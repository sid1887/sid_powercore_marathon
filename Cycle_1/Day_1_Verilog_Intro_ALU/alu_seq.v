==> flow/design.v <==
module alu_seq (
  input        clk,
  input        rst,
  input  [3:0] a,
  input  [3:0] b,
  input  [2:0] op,
  output reg [3:0] result,
  output reg carry_out,
  output reg zero
);
  reg [4:0] temp;
  always @(posedge clk or posedge rst) begin
    if (rst) begin
      result <= 0;
      carry_out <= 0;
      zero <= 0;
    end else begin
      temp = 5'b00000;
      carry_out <= 0;
      case (op)
        3'b000: begin temp = a + b; result <= temp[3:0]; carry_out <= temp[4]; end
        3'b001: begin temp = a - b; result <= temp[3:0]; carry_out <= temp[4]; end
        3'b010: result <= a & b;
        3'b011: result <= a | b;
        3'b100: result <= a ^ b;
        3'b101: result <= b << 1;
        3'b110: result <= b >> 1;
        3'b111: result <= b;
        default: result <= 0;
      endcase
      zero <= (result == 4'b0000);
    end
  end
endmodule
# Step by step through the tools: alu_seq
# What the tools print for alu_seq, step after step.
# Lines are those of the file above, counted from 1.
# Operators carry their Yosys type and port widths (W data, S select, Z words).
# Cell names lack the library's common part.
# The mark n/a stands for no value.
# design
top,alu_seq
clk_port,clk
cell_library,sky130hd
corner,tt_025C_1v80

# Word level
# Source: Yosys, flattened and elaborated, memories not mapped. Widths are those after wreduce; folded enables and synchronous resets count as part of the registers. Registers that Yosys merges into a memory's read port (data or address) are not register bits. Print and check cells do not count. Equal cells are merged and count once.
# bits
register_bits,6
in_bits,13
output_inout_bits,6
wordCells,19
# classes
n_addsub,2
n_eq,7
mux,2
n_logic,3
reduce_and_logical,2
# op_table
op,count
$pmux W4 S8,1
$eq A3 B3 Y1 const B,4
$eq A3 B2 Y1 const B,2
$add A4 B4 Y5,1
$sub A4 B4 Y5,1
$and A4 B4 Y4,1
$or A4 B4 Y4,1
$xor A4 B4 Y4,1
$logic_not A4 Y1,1
$eq A3 B1 Y1 const B,1
$logic_not A3 Y1,1
$pmux W1 S2,1

# Longest topological paths
# Longest topological path by Yosys (ltp), each cell counted once; first at word level (registers and memories cut), then after technology mapping (sequential cells cut; the memories' decode and read muxes count).
# logic_depth
ltp_word,2
ABC_AREA,1
ltp_mapped,9
depth_no_buf,9

# After synthesis
# Yosys stat after the flow's synthesis: flattened, memories mapped to cells. It holds for the ABC_AREA given above (unset counts as 0); a run with the other value may have another netlist.
# types
cell,count,type_area_um2
dfrtp_1,6,150.144
ha_1,12,150.144
nand2_1,29,108.854
inv_1,26,97.594
nand3_1,18,90.086
nor2_1,13,48.797
fa_1,2,40.038
nand4_1,5,31.28
o21ai_0,4,20.019
a21oi_1,3,15.014
buf_4,2,15.014
nor3_1,3,15.014
nor4_1,1,6.256
or2_2,1,6.256
buf_2,1,5.005
# mapped
stdcells,126
area_um2,799.5
seqArea_um2,150.1
ff_cells,6
buffers,3

# Timing after synthesis
# Source: OpenSTA report_checks on the synthesized netlist (no wires, ideal clock, input and output delay 20% of the period each), path of least setup slack; recovery checks are left aside. Register names are those of the netlist, which keeps one name where synthesis merged equal registers.
# synth_timing
kind,input-to-reg
startpoint,in a[0]
endpoint,reg result[2]
tclk_ns,1.82
in_delay_ns,0.364
launch_ns,0.364
t_arrival_ns,1.282
required_time_ns,1.695
slack_ns,0.413
delay_ns,1.043
driving_pins,7
synth_period_reached_ns,1.407
# "delay_ns" = arrival - input delay + setup time.
# "driving_pins" counts driving pins, that of a launching flip-flop among them; a cell with two outputs on the path counts twice.
# "synth_period_reached_ns" = period - worst setup slack (recovery checks aside). The figure is calculated, with input and output delays left at 20% of the set period.
# Between the ends stands the longest chain of elaborated cells between them, by number of cells; it is not shown to be the way that was timed. Of several equally long chains one is given.
# Each line given opens the expression or statement behind the cell; cells for indexed reads and writes are added by Yosys, which also makes memories of some case tables.
# A register here has more assigning lines than the two given.
# synth_between
path_cell_list,inv_1 > ha_1 > fa_1 > nor2_1 > nor3_1 > nor2_1 > nand3_1
elab_chain_len,2
cone_cells,3
cone_lines,3
classes_between,add/sub (2); mux (1)
# synth_rtl
item,line,rtl
"start, declared",4,"input  [3:0] a,"
$sub A4 B4 Y5,22,3'b001: begin temp = a - b; result <= temp[3:0]; carry_out <= temp[4]; end
$pmux W4 S8,20,case (op)
"end, assigned",21,3'b000: begin temp = a + b; result <= temp[3:0]; carry_out <= temp[4]; end
"end, assigned",22,
"end, declared",7,"output reg [3:0] result,"

# Timing after layout
# From the final timing report of job 2: the path of least setup slack in the routed layout; clock arrival at registers is part of the times.
# layout_timing
kind,input-to-reg
startpoint,in a[2]
endpoint,reg result[2]
tclk_ns,1.23
in_delay_ns,0.25
launch_ns,0.25
t_arrival_ns,1.32
required_time_ns,1.34
slack_ns,0.02
driving_pins,8
# Between the ends stands the longest chain of elaborated cells between them, by number of cells; it is not shown to be the way that was timed. Of several equally long chains one is given.
# A register here has more assigning lines than the two given.
# layout_between
path_cell_list,dlygate4sd2_1 > inv_2 > ha_4 > buf_4 > nor2_4 > nor3_2 > nor2_1 > nand3_1
elab_chain_len,2
cone_cells,6
cone_lines,6
classes_between,add/sub (2); mux (1); logic (3)
# layout_rtl
item,line,rtl
"start, declared",4,"input  [3:0] a,"
$sub A4 B4 Y5,22,3'b001: begin temp = a - b; result <= temp[3:0]; carry_out <= temp[4]; end
$pmux W4 S8,20,case (op)
"end, assigned",21,3'b000: begin temp = a + b; result <= temp[3:0]; carry_out <= temp[4]; end
"end, assigned",22,
"end, declared",7,"output reg [3:0] result,"

# Design alu_seq on sky130hd. What follows are 2 stored runs of the flow, each under its own settings; their order means nothing. The constraints put input and output delay at 20% of the set period each and load the outputs with 0.01 pF.
# "clock_period_reached_ns": clock period set for the run, less the worst setup slack. It is reckoned from that one timing run; input and output delays stay at 20% of the period that was set.
# "timing.worst_path_ns" = time allowed to the worst setup path (clock period - input delay - output delay, where it has them) - its slack; a late launch clock adds to it, a late capture clock takes from it.
# "power_w" is the tool's figure for a default switching activity; nothing was simulated.
# A setting shown as n/a is not set for that run.
# Results: n/a = not shown.
stored run,period_ns,CORE_UTILIZATION,TNS_END_PERCENT,SLEW_MARGIN,MIN_ROUTING_LAYER,CAP_MARGIN,CORE_MARGIN,SETUP_SLACK_MARGIN,PLACE_DENSITY,CORE_ASPECT_RATIO,CELL_PAD_IN_SITES_GLOBAL_PLACEMENT,ABC_AREA,MAX_ROUTING_LAYER,utilization_pct,timing.worst_path_ns,critical_path_type,synth_area_um2,power_w,design.die.area_um2,fin_ws_ns,clock_period_reached_ns,cell_area_final_um2
job 1,1.53,67,55,15,met1,20,2,n/a,n/a,n/a,n/a,n/a,n/a,n/a,n/a,n/a,n/a,n/a,n/a,n/a,n/a,n/a
job 2,1.23,35,n/a,20,n/a,20,6,0.01,0.65,0.85,1,1,met5,60.8,0.96,input-to-reg,799.5,0.0007994,3579.2,0.020,1.210,1266.2
# Job 1: incomplete, placement halted on DPL-0038
